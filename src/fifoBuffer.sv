==> flow/design.v <==
module fifoBuffer (
    input logic clk,
    input logic nres,
    input logic wr_en, rd_en,
    input logic [7:0] wr_data,
    output logic [7:0] rd_data
);
    parameter int FIFO_DEPTH = 253;
    parameter int ADDR_WIDTH = $clog2(FIFO_DEPTH);
    logic [7:0] mem [0:FIFO_DEPTH-1];
    logic [7:0] out_buffer;
    logic [7:0] out_data;
    logic [ADDR_WIDTH-1:0] rd_ptr, wr_ptr;
    always_ff @(posedge clk) begin
        if (!nres)
            wr_ptr <= 0;
        else begin
            if (wr_en) begin
                if (wr_ptr == 8'b11111100) begin  
                    mem[wr_ptr] <= wr_data;
                    wr_ptr <= 0;
                end
                else begin
                    mem[wr_ptr] <= wr_data;
                    wr_ptr <= wr_ptr + 1; 
                end
            end
        end
    end
    always_ff @(posedge clk) begin
        if (!nres)
            rd_ptr <=0;
        else begin
            if (rd_en) begin
                if (rd_ptr == 8'b11111100) begin  
                    out_data <= mem[rd_ptr];
                    rd_ptr <= 0;
                end
                else begin
                    out_data <= mem[rd_ptr];
                    rd_ptr <= rd_ptr + 1;
                end
            end
        end   
    end
    always_comb begin
        rd_data = out_data;
    end
endmodule
-- Step by step through the tools: fifoBuffer
Tool output for the design above, in the order of the flow.
Lines are those of the file above, counted from 1.
Operators: Yosys type, input widths -> output width; for muxes data width and select width s.
Library cell names are shortened.
A cell with - has no value.
- design top: fifoBuffer
- clock port: clk
- standard-cell library: sky130hd
- library corner: tt_025C_1v80

-- After elaboration
Counts by Yosys on the flattened word-level netlist (proc, flatten, opt, wreduce; memories kept). Register bits leave out memories and registers merged into their read ports (data or address); mux counts leave out enables and synchronous resets folded into registers. Print and check cells are left out. Cells with the same type and inputs are merged into one.
Memory sizes are those after Yosys's memory passes, which may raise the word count (mostly to a power of two), join words into wider ones and drop unused or constant bits.
- add/subtract/negate cells: 2
- eq/ne operators at 2
- mux-type cells at 15
- bitwise operators: 1
- noted reductions and logical operators: 1
- operators with widths (operator ; number):
    $mux 8 ; 9
    $add 8x1->8 const B ; 2
    $eq 8x8->1 const B ; 2
    $mux 1 ; 6
    $reduce_and 2->1 ; 1
    $or 1x1->1 ; 1
- register bits: 16
- memory bits (writable) at 2024
- clocked read ports x word width at 8
- noted memories kept: 1
- output and inout port bits: 8
- memories (memory ; words ; width ; read ports ; write ports ; RTL line ; text):
    mem ; 253 ; 8 ; 1 ; 1 ; 10 ; logic [7:0] mem [0:FIFO_DEPTH-1];

-- Longest topological paths
Yosys ltp: most cells in a row. Word level: on the elaborated netlist, between registers, memories and ports. Mapped: between sequential cells and ports; inverters and the memories' decode and read muxes count.
- noted word-level depth: 5
- ABC_AREA: 0
- mapped depth: 13
- depth with buffers taken out at 7

-- After synthesis
The flow's flattened synthesis, as Yosys stat reports it; memories are mapped. The netlist is that of the ABC_AREA named above (0 if unset); the other value can give another one.
- cell types (type ; number ; area in all (um2)):
    edfxtp_1 ; 2032 ; 6.1E+04
    mux4_2 ; 443 ; 9.98E+03
    mux2i_1 ; 171 ; 1.71E+03
    nor2_1 ; 301 ; 1.13E+03
    nand2_1 ; 139 ; 521.75
    a21oi_1 ; 82 ; 410.394
    clkbuf_1 ; 100 ; 375.36
    a221oi_1 ; 42 ; 367.853
    a22oi_1 ; 48 ; 360.346
    buf_2 ; 69 ; 345.331
    buf_6 ; 30 ; 337.824
    dfxtp_1 ; 16 ; 320.307
    nand3_1 ; 54 ; 270.259
    o22ai_1 ; 28 ; 175.168
    o221ai_1 ; 19 ; 166.41
    a211oi_1 ; 22 ; 165.158
    nor2b_1 ; 23 ; 143.888
    buf_4 ; 19 ; 142.637
Not listed: further types 52, cells in them 241.
- cell count at 3879
- noted mapped area: 79871.6 um2
- area of sequential cells: 61338.8 um2
- flip-flops at 2048

-- Worst setup path after synthesis
Source: OpenSTA report_checks on the synthesized netlist (no wires, ideal clock, input and output delay 20% of the period each), path of least setup slack; recovery checks are left aside. Register names are those of the netlist, which keeps one name where synthesis merged equal registers.
- path kind: in2reg
- start: in wr_en
- end: mem mem[220][0]
- clock period: 4.26 ns
- noted input delay: 0.852 ns
- library setup time at 0.370 ns
- noted time at the first pin: 0.852 ns
- noted arrival time: 2.651 ns
- noted required time: 3.890 ns
- noted setup slack: 1.238 ns
- path delay at 2.169 ns
- stages on the path at 7
- buffers on the path: 4
- synthesis period reached at 3.022 ns
"path delay" is the arrival time less input delay plus setup time.
"stages on the path": output pins that drive a net of the path, with the launching flip-flop's if there is one; two outputs of one cell count as two.
"synthesis period reached" is the clock period less the worst setup slack; recovery checks do not enter. This is arithmetic on one report: input and output delays are still those of the set period (20% each).
Between the ends stands the longest chain of elaborated cells between them, by number of cells; it is not shown to be the way that was timed. Of several equally long chains one is given.
A line is the first line of the expression or statement that the cell stems from. Yosys adds cells for indexed reads and writes and turns some case tables into memories.
The path ends at the enable pin of a flip-flop; only ways to that pin are counted.
- cell sequence: clkbuf_1 -> and2_1 -> clkbuf_1 -> buf_1 -> nand3_1 -> clkbuf_1 -> nor2_1
- cells in the longest elaborated chain: 3
- noted elaborated cells on any way between the ends: 5
- source lines of those cells at 2
- classes of those cells: mux: 4; logic: 1
- RTL lines, path post-synthesis (what ; RTL line ; text):
    start: declaration ; 4 ; input logic wr_en, rd_en,
    $mux 1 ; 18 ; if (wr_en) begin
    $mux 1 ; 15 ; if (!nres)
    $or 1x1->1 ; - ;
    end: declaration ; 10 ; logic [7:0] mem [0:FIFO_DEPTH-1];

-- Timing after layout
From the final timing report of job 1: the path of least setup slack in the routed layout; clock arrival at registers is part of the times.
- path kind: reg2reg
- start: reg rd_ptr[0]
- end: reg out_data[0]
- clock period: 3.11 ns
- library setup time at 0.25 ns
- noted time at the first pin: 0.85 ns
- noted arrival time: 3.73 ns
- noted required time: 3.71 ns
- noted setup slack: -0.03 ns
- stages on the path at 10
- buffers on the path: 3
At most two assigning lines are given for a register; there are more.
- cell sequence: dfxtp_4 -> buf_4 -> buf_4 -> buf_4 -> mux4_2 -> or3_1 -> o311ai_0 -> a211oi_1 -> or4_4 -> a32o_1
- RTL lines, path after layout (what ; RTL line ; text):
    start: declaration ; 13 ; logic [ADDR_WIDTH-1:0] rd_ptr, wr_ptr;
    start: assignment ; 32 ; rd_ptr <=0;
    start: assignment ; 41 ; rd_ptr <= rd_ptr + 1;
    end: declaration ; 12 ; logic [7:0] out_data;
No chain of elaborated cells between the ends is given.

Flow measurements of fifoBuffer on sky130hd: 2 stored runs with different settings, listed in no order. Input and output delays are each 20% of the period that was set; the output load is 0.01 pF.
"period reached" means the clock period less the worst setup slack. The figure is calculated, with input and output delays left at 20% of the set period.
"time on the worst setup path" means the part of the period allowed to the worst setup path (the constraints hold back 20% at inputs and 20% at outputs) less its slack; where the path has registers, the arrival times of their clocks count too.
By "total power of the final layout" is meant OpenSTA's value without simulated activity: inputs other than the clock are taken to toggle once in ten clock periods, and the tool carries that through the logic.

Job 1
Settings were period_ns = 3.11; CORE_UTILIZATION = 43; CAP_MARGIN = 20; CORE_MARGIN = 2; SLEW_MARGIN = 20
- area of the standard cells in the finished layout at 94614.5 um2
- noted the netlist area reported by Yosys: 79871.6 um2
- total power of the final layout at 57.621 mW
- noted the period reached: 3.138 ns
- time on the worst setup path: 3.14 ns
- worst setup path kind: reg2reg
- full die area at 189212.0 um2
- noted the worst setup slack after layout: -0.028 ns
- noted the worst hold slack: 0.343 ns
- total negative slack at -0.028 ns
- noted the post-layout utilization: 51.1%

Job 2
Settings were period_ns = 2.09; CORE_UTILIZATION = 63; SETUP_SLACK_MARGIN = 0.32; PLACE_DENSITY_LB_ADDON = 0.18; CORE_ASPECT_RATIO = 1.74; CELL_PAD_IN_SITES_GLOBAL_PLACEMENT = 3; CELL_PAD_IN_SITES_DETAIL_PLACEMENT = 1; TNS_END_PERCENT = 45; ABC_AREA = 0; GPL_TIMING_DRIVEN = 1; CTS_CLUSTER_SIZE = 89; SLEW_MARGIN = 0; MIN_ROUTING_LAYER = met2; CAP_MARGIN = 20; CORE_MARGIN = 2
- did not finish, routing stopped with GRT-0116
